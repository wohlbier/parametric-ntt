==> flow/design.v <==
`timescale 1 ns / 1 ps
`default_nettype none
`timescale 1ns/1ns
module ShiftReg
  #(parameter SHIFT = 8, DATA=32)
   (input         clk,reset,
    input [DATA-1:0]  data_in,
    output [DATA-1:0] data_out);
   reg [DATA-1:0]     shift_array [SHIFT-1:0];
   always @(posedge clk or posedge reset) begin
      if(reset)
        shift_array[0] <= 0;
      else
        shift_array[0] <= data_in;
   end
   genvar shft;
   generate
      for(shft=0; shft < SHIFT-1; shft=shft+1) begin: DELAY_BLOCK
         always @(posedge clk or posedge reset) begin
            if(reset)
              shift_array[shft+1] <= 0;
            else
              shift_array[shft+1] <= shift_array[shft];
         end
      end
   endgenerate
   assign data_out = shift_array[SHIFT-1];
endmodule
; Reports on ShiftReg
; Tool output for the design above, in the order of the flow.
; Lines are those of the file above, counted from 1.
; Operators: Yosys type, input widths -> output width; for muxes data width and select width s.
; Library cell names are shortened.
; Not given: --
[inputs]
design = ShiftReg
clk_port = clk
lib = sky130hd
pvt_corner = tt_025C_1v80

; Word level
; Counts by Yosys on the flattened word-level netlist (proc, flatten, opt, wreduce). Print and check cells are left out. Cells with the same type and inputs are merged into one.
[word_totals]
regBits = 256
in_bits = 34
out_inout_bits = 32
wordCells = 8

; Logic depth
; Longest topological path by Yosys (ltp), each cell counted once; first at word level (registers and memories cut), then after technology mapping (sequential cells cut; the memories' decode and read muxes count).
[depth]
depth_word = 0
ABC_AREA = 0
ltp_mapped = 1
mapped_depth_nobuf = 1

; After synthesis
; Yosys stat after the flow's synthesis: flattened, memories mapped to cells. It holds for the ABC_AREA given above (unset counts as 0); a run with the other value may have another netlist.
[by_type]
columns = type, n, type_area_um2
row1 = dfrtp_1, 256, 6.41E+03
row2 = inv_1, 1, 3.754
[synth_totals]
mapped_cells = 257
synth_area_mm2 = 0.0064099
seqArea_mm2 = 0.0064061
ffs = 256

; Worst setup path after synthesis
; Path of least setup slack by OpenSTA after synthesis, without wires, with an ideal clock, recovery checks aside; 20% of the period is set as input and as output delay. Where synthesis merged equal registers, the netlist keeps one of their names.
[synth_path]
path_type = reg2out
startpoint = register shift_array[7][0]
endpoint = output port data_out[0]
tclk_ns = 0.48
t_first_pin_ns = 0.000
t_arrival_ns = 0.376
t_required_ns = 0.384
setup_slack_ns = 0.008
delay_ns = 0.376
stages = 1
n_path_buf = 0
synth_period_reached_ns = 0.472
; "delay_ns" is the arrival time less input delay plus setup time.
; At an output port there is no setup time.
; "stages": output pins that drive a net of the path, with the launching flip-flop's if there is one; two outputs of one cell count as two.
; "synth_period_reached_ns" is the clock period less the worst setup slack; recovery checks do not enter. This is arithmetic on one report: input and output delays are still those of the set period (20% each).
[synth_between]
cell_sequence = dfrtp_1
elab_chain_len = 0
[synth_rtl]
columns = element, line
row1 = "start, declared", 9  ; reg [DATA-1:0]     shift_array [SHIFT-1:0];
row2 = "start, assigned", 21  ; shift_array[shft+1] <= 0;
row3 = "start, assigned", 23  ; shift_array[shft+1] <= shift_array[shft];
row4 = "end, declared", 8  ; output [DATA-1:0] data_out);

; Path in the finished layout
; From the final timing report of stored run 1: the path of least setup slack in the routed layout; clock arrival at registers is part of the times.
[layout_path]
path_type = reg2out
startpoint = register shift_array[7][17]
endpoint = output port data_out[17]
tclk_ns = 0.732
t_first_pin_ns = 0.50
t_arrival_ns = 1.01
t_required_ns = 0.59
setup_slack_ns = -0.42
stages = 2
n_path_buf = 1
[layout_between]
cell_sequence = dfrtp_1 > buf_6
elab_chain_len = 0
[layout_rtl]
columns = element, line
row1 = "start, declared", 9  ; reg [DATA-1:0]     shift_array [SHIFT-1:0];
row2 = "start, assigned", 21  ; shift_array[shft+1] <= 0;
row3 = "start, assigned", 23  ; shift_array[shft+1] <= shift_array[shft];
row4 = "end, declared", 8  ; output [DATA-1:0] data_out);

; Module ShiftReg, platform sky130hd: 2 stored runs of the flow (Yosys, OpenROAD) with differing settings, in no particular order. Input and output delays are each 20% of the period that was set; the output load is 0.01 pF.
; "clock_period_reached_ns" means the clock period less the worst setup slack. The figure is calculated, with input and output delays left at 20% of the set period.
; "critical_path_time_ns": the worst setup path's part of the clock period (all of it between registers, 20% less for each end at a port) less its slack. A launch clock that arrives late makes it longer, a capture clock that arrives late makes it shorter.
; By "total_power_uw" is meant OpenSTA's value without simulated activity: inputs other than the clock are taken to toggle once in ten clock periods, and the tool carries that through the logic.

[stored run 1: settings]
period_ns = 0.732
CORE_UTILIZATION = 23
CORE_MARGIN = 10
GPL_ROUTABILITY_DRIVEN = 0
CTS_CLUSTER_SIZE = 35
SLEW_MARGIN = 30
MIN_ROUTING_LAYER = met2
MAX_ROUTING_LAYER = met4
CAP_MARGIN = 20
[stored run 1: results]
setup_ws_ns = -0.425
synth_chip_area_mm2 = 0.0064099
total_power_uw = 26934
post_route_util_pct = 30.7
critical_path_time_ns = 1.01
critical_path_type = reg2out
setupTns_ns = -12.912
design.die.area_mm2 = 0.0349466
clock_period_reached_ns = 1.157

[stored run 2: settings]
period_ns = 0.431
CORE_UTILIZATION = 21
PLACE_DENSITY = 0.73
CELL_PAD_IN_SITES_GLOBAL_PLACEMENT = 1
TNS_END_PERCENT = 65
ABC_AREA = 1
GPL_ROUTABILITY_DRIVEN = 0
SLEW_MARGIN = 35
CAP_MARGIN = 20
CORE_MARGIN = 2
[stored run 2: results]
setup_ws_ns = -0.659
design.die.area_mm2 = 0.0319373
critical_path_time_ns = 1.00
critical_path_type = reg2out
synth_chip_area_mm2 = 0.0064099
clock_period_reached_ns = 1.090
post_route_util_pct = 28.6
total_power_uw = 48629
setupTns_ns = -29.425
